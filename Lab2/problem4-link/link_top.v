==> flow/design.v <==
module master_fsm(
    input wire clk,      
    input wire rst,      
    input wire ack,      
    output reg req,      
    output reg [7:0] data,    
    output reg done      
);
    localparam IDLE      = 3'd0,
               SEND_REQ  = 3'd1,
               WAIT_ACK1 = 3'd2,
               WAIT_ACK2 = 3'd3,
               DROP_REQ  = 3'd4,
               DONE_PULSE= 3'd5;
    reg [2:0] state, next_state;       
    reg [1:0] byte_idx, next_byte_idx;  
    reg [7:0] burst [0:3];
    initial begin
        burst[0] = 8'hA0;
        burst[1] = 8'hA1;
        burst[2] = 8'hA2;
        burst[3] = 8'hA3;
    end
    always @(*) begin
        next_state    = state;
        next_byte_idx = byte_idx;
        req           = 0;
        data          = burst[byte_idx];
        done          = 0;
        case (state)
            IDLE: begin
                next_byte_idx = 0;
                next_state = SEND_REQ;
            end
            SEND_REQ: begin
                req = 1;        
                if (ack)        
                    next_state = WAIT_ACK1;
            end
            WAIT_ACK1: begin
                req = 1;        
                next_state = WAIT_ACK2;
            end
            WAIT_ACK2: begin
                req = 1;        
                next_state = DROP_REQ;
            end
            DROP_REQ: begin
                req = 0;        
                if (!ack) begin   
                    if (byte_idx == 2'd3)    
                        next_state = DONE_PULSE;
                    else begin               
                        next_byte_idx = byte_idx + 1;
                        next_state = SEND_REQ;
                    end
                end
            end
            DONE_PULSE: begin
                done = 1;     
                next_state = IDLE;
            end
        endcase
    end
    always @(posedge clk) begin
        if (rst) begin
            state     <= IDLE;
            byte_idx  <= 0;
        end else begin
            state     <= next_state;
            byte_idx  <= next_byte_idx;
        end
    end
endmodule
module slave_fsm(
    input wire clk,             
    input wire rst,             
    input wire req,             
    input wire [7:0] data_in,   
    output reg ack,             
    output reg [7:0] last_byte  
);
    localparam IDLE    = 2'd0,
               LATCH   = 2'd1,
               HOLDACK = 2'd2,
               DROPACK = 2'd3;
    reg [1:0] state, next_state;       
    reg ack_count, next_ack_count;       
    always @(*) begin
        next_state = state;
        next_ack_count = ack_count;
        ack = 0;
        case (state)
            IDLE: begin
                if (req)        
                    next_state = LATCH;
            end
            LATCH: begin
                ack = 1;        
                next_ack_count = 0;
                next_state = HOLDACK;
            end
            HOLDACK: begin
                ack = 1;        
                if (ack_count)  
                    next_state = DROPACK;
                else
                    next_ack_count = ack_count + 1;
            end
            DROPACK: begin
                ack = 0;        
                if (!req)      
                    next_state = IDLE;
            end
            default: begin
                next_state = IDLE;
            end
        endcase
    end
    always @(posedge clk) begin
        if (rst) begin
            state <= IDLE;
            ack_count <= 0;
            last_byte <= 8'd0;
        end else begin
            state <= next_state;
            ack_count <= next_ack_count;
            if (next_state == LATCH)
                last_byte <= data_in;    
        end
    end
endmodule
module link_top(
    input wire clk,       
    input wire rst,       
    output wire done      
);
    wire req;             
    wire ack;             
    wire [7:0] data;      
    wire [7:0] last_byte;  
    master_fsm master_inst (
        .clk(clk),
        .rst(rst),
        .ack(ack),
        .req(req),
        .data(data),
        .done(done)
    );
    slave_fsm slave_inst (
        .clk(clk),
        .rst(rst),
        .req(req),
        .data_in(data),
        .ack(ack),
        .last_byte(last_byte)
    );
endmodule
Reports on link_top --
Tool output for the design above, in the order of the flow. Lines are those of the file above, counted from 1. Library cell names are shortened. Not given: -
Design: top link_top, clock input clk, cell library sky130hd, timing corner tt_025C_1v80

Word level --
Yosys after proc, flatten, opt, wreduce and memory -nomap, before mapping. Memory bits, and registers merged into a memory's read port (data or address), are not among the register bits. Print and check cells are not counted. Equal cells are merged and count once.
Storage and ports: flip-flop bits (word level) 8, input port bits 2, cells after elaboration 47
Cells by class: $add $sub $neg 2, equal/unequal tests 15, mux-type cells 16, reductions and logical operators 10
Operators by type and width (count):
- 3-bit case mux with 6-bit select | 1
- 2-bit 2-to-1 mux | 5
- 3-bit AND reduction | 3
- 3-bit 2-to-1 mux | 3
- 2-bit case mux with 4-bit select | 1
- 2-bit by 1-bit != test with 1-bit output (second input constant) | 3
- 2-bit == test (second input constant) | 3
- 2-bit != test (second input constant) | 3
- 3-bit by 2-bit == test with 1-bit output (second input constant) | 2
- 3-bit == test (second input constant) | 2
- 6-bit nonzero test | 1
- 2-bit OR reduction | 2
- 2-bit case mux with 2-bit select | 1
- 1-bit case mux with 2-bit select | 2
- 3-bit by 1-bit == test with 1-bit output (second input constant) | 1
- 3-bit logical NOT | 1
- 3-bit OR reduction | 1
- 1-bit 2-to-1 mux | 3
- 2-bit by 1-bit adder with 2-bit output (second input constant) | 1
- 2-bit by 1-bit == test with 1-bit output (second input constant) | 1
- 2-bit logical NOT | 1
- 2-bit nonzero test | 1
- 1-bit adder (second input constant) | 1

Logic depth --
Depth = most cells in a row (Yosys ltp): at word level without a register or memory, in the mapped netlist without a sequential cell, where the memories' decode and read muxes count.
Depth: word-level depth 5, ABC_AREA 1, depth in mapped cells 7, gate-level depth less buffers 7

After synthesis --
The flow's flattened synthesis, as Yosys stat reports it; memories are mapped. The netlist is that of the ABC_AREA named above (0 if unset); the other value can give another one. Totals and module areas in this step are rounded.
Synthesis totals: cell count 63, chip area (Yosys) 489.2 um^2, sequential part of the area 260.2 um^2, flip-flop cells 13
Cell types:
- dfxtp_1 | count 13, total area 260.25 um^2
- nand2_1 | count 11, total area 41.29 um^2
- inv_1 | count 10, total area 37.536 um^2
- nor2_1 | count 7, total area 26.275 um^2
- nand3_1 | count 5, total area 25.024 um^2
- a21oi_1 | count 4, total area 20.019 um^2
- o21ai_0 | count 3, total area 15.014 um^2
- ha_1 | count 1, total area 12.512 um^2
- nor2_4 | count 1, total area 11.261 um^2
- nor3_1 | count 2, total area 10.01 um^2
- inv_2 | count 2, total area 7.507 um^2
- nand2_2 | count 1, total area 6.256 um^2
- or2_2 | count 1, total area 6.256 um^2
- clkbuf_2 | count 1, total area 5.005 um^2
- o21ai_1 | count 1, total area 5.005 um^2

Path before layout --
Path of least setup slack by OpenSTA after synthesis, without wires, with an ideal clock, recovery checks aside; 20% of the period is set as input and as output delay. Where synthesis merged equal registers, the netlist keeps one of their names.
Path after synthesis: path type reg-to-reg, start point register master_inst.byte_idx[0], end point register master_inst.byte_idx[0], clock period 2.0 ns, arrival 0.852 ns, setup slack 1.034 ns, path delay 0.966 ns, stages 6, buffers on the path 0, synthesis period reached 0.966 ns
"path delay" = arrival - input delay + setup time. "stages": output pins that drive a net of the path, with the launching flip-flop's if there is one; two outputs of one cell count as two. "synthesis period reached" is the clock period less the worst setup slack; recovery checks do not enter. This is arithmetic on one report: input and output delays are still those of the set period (20% each). The rows between start and end are the longest chain of elaborated cells between them; the timing report does not say that the signal goes this way. Where chains are equally long, one stands for them. Each line given opens the expression or statement behind the cell; cells for indexed reads and writes are added by Yosys, which also makes memories of some case tables.
On the way, after synthesis: cell sequence dfxtp_1 > ha_1 > nor2_4 > nand2_2 > a21oi_1 > nor2_1, cells in the longest elaborated chain 4, elaborated cells on any way between the ends 7, RTL lines with such cells 4, those cells by class add/sub: 1; eq/ne: 2; mux: 3; reduce/logical: 1
Ends and longest elaborated chain, after synthesis:
- from (decl) | line 16 | reg [1:0] byte_idx, next_byte_idx;
- from (assign) | line 68 | byte_idx  <= 0;
- from (assign) | line 71 | byte_idx  <= next_byte_idx;
- 2-bit by 1-bit adder with 2-bit output | line 54 | next_byte_idx = byte_idx + 1;
- 2-bit 2-to-1 mux | line 51 | if (byte_idx == 2'd3)
- 2-bit 2-to-1 mux | line 50 | if (!ack) begin
- 2-bit case mux with 2-bit select | line 30 | case (state)
- to (assign) | line 68
- to (assign) | line 71
- to (decl) | line 16

Worst path after layout --
From the final timing report of run 1: the path of least setup slack in the routed layout; clock arrival at registers is part of the times.
Path after layout: path type reg-to-reg, start point register master_inst.byte_idx[0], end point register master_inst.state, clock period 0.641 ns, arrival 1.18 ns, setup slack -0.33 ns, stages 6, buffers on the path 1
Where an end lacks its bit number, it is one bit of the signal, or one of the new flip-flops if synthesis recoded a state register. The rows between start and end are the longest chain of elaborated cells between them; the timing report does not say that the signal goes this way. Where chains are equally long, one stands for them.
On the way, after layout: cell sequence dfxtp_2 > ha_4 > nor2_4 > buf_4 > o21ai_2 > a21oi_1, cells in the longest elaborated chain 4, elaborated cells on any way between the ends 4, RTL lines with such cells 3, those cells by class eq/ne: 1; mux: 3
Ends and longest elaborated chain, after layout:
- from (decl) | line 16 | reg [1:0] byte_idx, next_byte_idx;
- from (assign) | line 68 | byte_idx  <= 0;
- from (assign) | line 71 | byte_idx  <= next_byte_idx;
- 2-bit == test | line 51 | if (byte_idx == 2'd3)
- 3-bit 2-to-1 mux | line 51
- 3-bit 2-to-1 mux | line 50 | if (!ack) begin
- 3-bit case mux with 6-bit select | line 30 | case (state)
- to (assign) | line 67 | state     <= IDLE;
- to (assign) | line 70 | state     <= next_state;
- to (decl) | line 15 | reg [2:0] state, next_state;

Subject: flow runs of link_top

Hi,

Below are 2 stored runs of the flow (Yosys, OpenROAD; platform sky130hd) on link_top, each with its settings and what was measured, unordered. Constraints: input delay and output delay 20% of the set period each, output load 0.01 pF.
"worst path time" = time allowed to the worst setup path (clock period - input delay - output delay, where it has them) - its slack; a late launch clock adds to it, a late capture clock takes from it.
Results are given in rounded form.

[run 1] flow files
==> flow/run.sh <==
#!/bin/bash
# the make line also repeats the synthesis and layout settings of config.mk as NAME=value (left out here)
make -C /OpenROAD-flow-scripts/flow DESIGN_CONFIG=/design/flow/config.mk WORK_HOME=/design/flow/orfs CLKGATE_MAP_FILE= finish
==> flow/config.mk <==
export PLATFORM = sky130hd
export DESIGN_NAME = link_top
export DESIGN_NICKNAME = link_top
export VERILOG_FILES = /design/flow/design.v
export SDC_FILE = /design/flow/constraint.sdc
export NUM_CORES = 4
export LEC_CHECK = 0
export ABC_AREA = 1
export CAP_MARGIN = 15
export CELL_PAD_IN_SITES_DETAIL_PLACEMENT = 0
export CELL_PAD_IN_SITES_GLOBAL_PLACEMENT = 0
export CORE_MARGIN = 9
export CORE_UTILIZATION = 43
export CTS_CLUSTER_DIAMETER = 116
export GPL_ROUTABILITY_DRIVEN = 1
export MIN_ROUTING_LAYER = met1
export PLACE_DENSITY_LB_ADDON = 0.26
export SLEW_MARGIN = 20
==> flow/constraint.sdc <==
create_clock -name core_clock -period 0.641 [get_ports {clk}]
set_input_delay 0.1282 -clock core_clock [delete_from_list [all_inputs] [get_ports {clk}]]
set_output_delay 0.1282 -clock core_clock [all_outputs]
set_load 0.01 [all_outputs]

[run 1] result: worst hold slack in the final report 0.210 ns; netlist area reported by Yosys 489.2 um^2; worst path time 0.97 ns; critical path type reg-to-reg; utilization of the finished layout 73.5%; total die area 2,676 um^2; summed negative setup slack -1.964 ns; smallest setup slack -0.328 ns

[run 2] flow files
==> flow/run.sh <==
#!/bin/bash
# the make line also repeats the synthesis and layout settings of config.mk as NAME=value (left out here)
make -C /OpenROAD-flow-scripts/flow DESIGN_CONFIG=/design/flow/config.mk WORK_HOME=/design/flow/orfs CLKGATE_MAP_FILE= finish
==> flow/config.mk <==
export PLATFORM = sky130hd
export DESIGN_NAME = link_top
export DESIGN_NICKNAME = link_top
export VERILOG_FILES = /design/flow/design.v
export SDC_FILE = /design/flow/constraint.sdc
export NUM_CORES = 4
export LEC_CHECK = 0
export ABC_AREA = 1
export CAP_MARGIN = 20
export CELL_PAD_IN_SITES_GLOBAL_PLACEMENT = 3
export CORE_ASPECT_RATIO = 0.73
export CORE_MARGIN = 2
export CORE_UTILIZATION = 46
export CTS_CLUSTER_DIAMETER = 23
export CTS_CLUSTER_SIZE = 99
export MAX_ROUTING_LAYER = met4
export MIN_ROUTING_LAYER = met2
export PLACE_DENSITY_LB_ADDON = 0.29
export SETUP_SLACK_MARGIN = -0.02
export SLEW_MARGIN = 25
export TNS_END_PERCENT = 5
==> flow/constraint.sdc <==
create_clock -name core_clock -period 0.885 [get_ports {clk}]
set_input_delay 0.1770 -clock core_clock [delete_from_list [all_inputs] [get_ports {clk}]]
set_output_delay 0.1770 -clock core_clock [all_outputs]
set_load 0.01 [all_outputs]

[run 2] result: stopped before the end: floorplanning reported PDN-0185

Regards
