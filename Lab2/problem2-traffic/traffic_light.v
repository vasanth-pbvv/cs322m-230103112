==> flow/design.v <==
module traffic_light(
    input wire clk,
    input wire rst,
    input wire tick,
    output reg ns_g, ns_y, ns_r,
    output reg ew_g, ew_y, ew_r
);
    localparam S_NS_G = 2'b00,    
               S_NS_Y = 2'b01,    
               S_EW_G = 2'b10,    
               S_EW_Y = 2'b11;    
    reg [1:0] state, next_state;
    reg [2:0] tick_count, next_tick_count;  
    always @(*) begin
        next_state = state;
        next_tick_count = tick_count;
        case (state)
            S_NS_G: begin
                if (tick) begin
                    if (tick_count == 3'd4) begin
                        next_state = S_NS_Y;
                        next_tick_count = 0;
                    end else begin
                        next_tick_count = tick_count + 1;
                    end
                end
            end
            S_NS_Y: begin
                if (tick) begin
                    if (tick_count == 3'd1) begin
                        next_state = S_EW_G;
                        next_tick_count = 0;
                    end else begin
                        next_tick_count = tick_count + 1;
                    end
                end
            end
            S_EW_G: begin
                if (tick) begin
                    if (tick_count == 3'd4) begin
                        next_state = S_EW_Y;
                        next_tick_count = 0;
                    end else begin
                        next_tick_count = tick_count + 1;
                    end
                end
            end
            S_EW_Y: begin
                if (tick) begin
                    if (tick_count == 3'd1) begin
                        next_state = S_NS_G;
                        next_tick_count = 0;
                    end else begin
                        next_tick_count = tick_count + 1;
                    end
                end
            end
            default: begin
                next_state = S_NS_G;
                next_tick_count = 0;
            end
        endcase
    end
    always @(posedge clk) begin
        if (rst) begin
            state <= S_NS_G;
            tick_count <= 0;
        end else begin
            state <= next_state;
            tick_count <= next_tick_count;
        end
    end
    always @(*) begin
        ns_g = 0; ns_y = 0; ns_r = 0;
        ew_g = 0; ew_y = 0; ew_r = 0;
        case (state)
            S_NS_G: begin
                ns_g = 1; ns_y = 0; ns_r = 0;
                ew_g = 0; ew_y = 0; ew_r = 1;
            end
            S_NS_Y: begin
                ns_g = 0; ns_y = 1; ns_r = 0;
                ew_g = 0; ew_y = 0; ew_r = 1;
            end
            S_EW_G: begin
                ns_g = 0; ns_y = 0; ns_r = 1;
                ew_g = 1; ew_y = 0; ew_r = 0;
            end
            S_EW_Y: begin
                ns_g = 0; ns_y = 0; ns_r = 1;
                ew_g = 0; ew_y = 1; ew_r = 0;
            end
            default: begin
                ns_g = 1; ns_y = 0; ns_r = 0;
                ew_g = 0; ew_y = 0; ew_r = 1;
            end
        endcase
    end
endmodule
Reports on traffic_light:

The steps from the RTL of traffic_light to its reports follow in flow order.
Lines are those of the file above, counted from 1.
Library cell names are shortened.
Not given: --

* top: traffic_light
* clock input: clk
* cell library: sky130hd
* library corner: tt_025C_1v80

Word-level counts:

Source: Yosys, flattened and elaborated, memories not mapped. Widths are those after wreduce. Registers that Yosys merges into a memory's read port (data or address) are not register bits. Print and check cells do not count. Equal cells are merged and count once.

* bits in registers: 5
* elaborated cells: 49

* muxes and demuxes: 20
* eq/ne operators: 15
* reduce/logical cells: 11
* add/subtract/negate cells: 1

Operators with widths (count)
* 2-bit != test with constant B: 8
* 2-bit two-way mux: 8
* 3-bit OR reduction: 4
* 3-bit two-way mux: 4
* 1-bit parallel mux with 2-bit select: 6
* 2-bit OR reduction: 4
* 8-bit AND reduction: 1
* 2-bit parallel mux with 4-bit select: 1
* 3-bit parallel mux with 2-bit select: 1
* 2-bit by 1-bit != test with 1-bit output with constant B: 2
* 2-bit == test with constant B: 2
* 3-bit by 1-bit adder with 3-bit output with constant B: 1
* 3-bit by 1-bit == test with 1-bit output with constant B: 1
* 3-bit == test with constant B: 1
* 2-bit by 1-bit == test with 1-bit output with constant B: 1
* 2-bit logical NOT: 1
* 2-bit AND reduction: 1

Depth:

Yosys ltp: most cells in a row. Word level: on the elaborated netlist, between registers, memories and ports. Mapped: between sequential cells and ports; inverters and the memories' decode and read muxes count.

* depth after elaboration: 4
* ABC_AREA: 0
* gate-level depth with buffers: 5

Mapped cells and area:

Yosys stat after the flow's synthesis: flattened, memories mapped to cells. It holds for the ABC_AREA given above (unset counts as 0); a run with the other value may have another netlist.
Totals and module areas in this step are rounded.

* mapped cells: 46
* chip area (Yosys): 0.000424 mm²
* buffer cells: 1
* mapped flip-flops: 7
* area of sequential cells: 0.00014 mm²

Cell types
* dfxtp_1: count 7, total area 140.134 µm²
* ha_1: count 3, total area 37.536 µm²
* a22oi_1: count 4, total area 30.029 µm²
* inv_1: count 6, total area 22.522 µm²
* nand4b_1: count 2, total area 17.517 µm²
* o32ai_2: count 1, total area 16.266 µm²
* o41ai_2: count 1, total area 16.266 µm²
* nor2_1: count 4, total area 15.014 µm²
* or2_2: count 2, total area 12.512 µm²
* a221o_2: count 1, total area 11.261 µm²
* or4_4: count 1, total area 11.261 µm²
* mux2i_1: count 1, total area 10.01 µm²
* nor3_1: count 2, total area 10.01 µm²
* and2_4: count 1, total area 8.758 µm²
* and3b_1: count 1, total area 8.758 µm²
* or3b_2: count 1, total area 8.758 µm²
* nand3b_1: count 1, total area 7.507 µm²
* o31ai_1: count 1, total area 7.507 µm²

Not listed: further types 6, cells in them 6.

Timing after synthesis:

OpenSTA on the mapped netlist: ideal clock, no wires. The path of least setup slack (recovery checks aside). Input and output delay are each 20% of the period. Register names are those of the netlist, which keeps one name where synthesis merged equal registers.

* path type: reg-to-reg
* start: reg tick_count[0]
* end: reg tick_count[2]
* launch time at the first pin: 0 ps
* driving pins on the path: 6
* setup slack: 6 ps
* setup time: 129 ps
* data arrival time: 1375 ps
* clock period: 1510 ps
* data required time: 1381 ps
* delay of the path: 1504 ps
* synthesis period reached: 1504 ps

"delay of the path" is the arrival time less input delay plus setup time.
"driving pins on the path" counts driving pins, that of a launching flip-flop among them; a cell with two outputs on the path counts twice.
"synthesis period reached" is the clock period less the worst setup slack; recovery checks do not enter. This is arithmetic on one report: input and output delays are still those of the set period (20% each).
Between the ends stands the longest chain of elaborated cells between them, by number of cells; it is not shown to be the way that was timed. Of several equally long chains one is given.
A line is the first line of the expression or statement that the cell stems from. Yosys adds cells for indexed reads and writes and turns some case tables into memories.

* cell sequence: dfxtp_1 -> inv_1 -> ha_1 -> or3b_2 -> mux2i_1 -> o32ai_2
* cells in the longest elaborated chain: 4
* elaborated cells on any way between the ends: 8

RTL lines, path after synthesis
* start, declared: line 13 `reg [2:0] tick_count, next_tick_count;`
* start, assigned: line 67 `tick_count <= 0;`
* start, assigned: line 70 `tick_count <= next_tick_count;`
* 3-bit by 1-bit adder with 3-bit output: line 34 `next_tick_count = tick_count + 1;`
* 3-bit two-way mux: line 30 `if (tick_count == 3'd1) begin`
* 3-bit two-way mux: line 29 `if (tick) begin`
* 3-bit parallel mux with 2-bit select: line 17 `case (state)`
* end, assigned: line 67
* end, assigned: line 70
* end, declared: line 13

Timing after layout:

Path of least setup slack in the final report of job 1 (OpenROAD, finished layout, wires in). Where an end is a register, its clock arrival counts in the times.
The path's times are printed in steps of 10 ps; the period is the one set.

* path type: reg-to-reg
* start: reg state
* end: reg tick_count[1]
* launch time at the first pin: 250 ps
* setup slack: -70 ps
* clock period: 1440 ps
* data arrival time: 1670 ps
* setup time: 100 ps
* driving pins on the path: 4
* data required time: 1590 ps

Where an end lacks its bit number, it is one bit of the signal, or one of the new flip-flops if synthesis recoded a state register.
Between the ends stands the longest chain of elaborated cells between them, by number of cells; it is not shown to be the way that was timed. Of several equally long chains one is given.

* cell sequence: dfxtp_2 -> or4_4 -> and2_4 -> o41ai_4
* cells in the longest elaborated chain: 4
* elaborated cells on any way between the ends: 10

RTL lines, path after layout
* start, declared: line 12 `reg [1:0] state, next_state;`
* start, assigned: line 66 `state <= S_NS_G;`
* start, assigned: line 69 `state <= next_state;`
* 2-bit == test: line 17 `case (state)`
* 2-bit OR reduction
* 2-bit by 1-bit != test with 1-bit output
* 2-bit AND reduction
* end, assigned: line 67 `tick_count <= 0;`
* end, assigned: line 70 `tick_count <= next_tick_count;`
* end, declared: line 13 `reg [2:0] tick_count, next_tick_count;`

==> runs of traffic_light <==
Measured results for traffic_light: 2 stored runs of the Yosys and OpenROAD flow on sky130hd. The settings differ; the order carries no meaning. The constraints put input and output delay at 20% of the set period each and load the outputs with 0.01 pF.
By "achieved clock period" is meant the clock period of the run minus its worst setup slack. This is arithmetic on one report: input and output delays are still those of the set period (20% each).
By "time used up by the worst setup path" is meant the share of the clock period that the worst setup path is allowed (20% is reserved at inputs, 20% at outputs), minus its slack. Clock arrival times at its registers enter into it.
"power consumption": no workload was simulated; the value follows from the tool's default switching activity.
"time used up by the worst setup path" is given in steps of 10 ps.
The results are shown rounded.

### Job 1

Settings: `period_ns=1.44`, `CORE_UTILIZATION=25`, `SETUP_SLACK_MARGIN=-0.05`, `PLACE_DENSITY_LB_ADDON=0.05`, `CORE_ASPECT_RATIO=0.69`, `CELL_PAD_IN_SITES_GLOBAL_PLACEMENT=1`, `CELL_PAD_IN_SITES_DETAIL_PLACEMENT=2`, `TNS_END_PERCENT=60`, `ABC_AREA=0`, `GPL_TIMING_DRIVEN=0`, `GPL_ROUTABILITY_DRIVEN=0`, `CTS_CLUSTER_SIZE=53`, `SLEW_MARGIN=10`, `CAP_MARGIN=20`, `CORE_MARGIN=2`

- Setup total negative slack: -107 ps
- Time used up by the worst setup path: 1510 ps
- Kind of the worst setup path: reg-to-reg
- Worst setup slack after layout: -71 ps
- Power consumption: 471 uW
- Post-route worst hold slack: 444 ps
- Post-synthesis cell area: 0.000424 mm²
- Die footprint: 0.00205 mm²
- Achieved clock period: 1511 ps
- Post-route utilization: 0.375

### Job 2

Settings: `period_ns=1.67`, `CORE_UTILIZATION=61`, `SETUP_SLACK_MARGIN=0.27`, `PLACE_DENSITY_LB_ADDON=0.01`, `CELL_PAD_IN_SITES_GLOBAL_PLACEMENT=3`, `TNS_END_PERCENT=40`, `ABC_AREA=1`, `GPL_ROUTABILITY_DRIVEN=0`, `MIN_ROUTING_LAYER=met2`, `CAP_MARGIN=20`, `CORE_MARGIN=2`, `SLEW_MARGIN=20`

Stopped before the end: floorplanning reported PDN-0185.
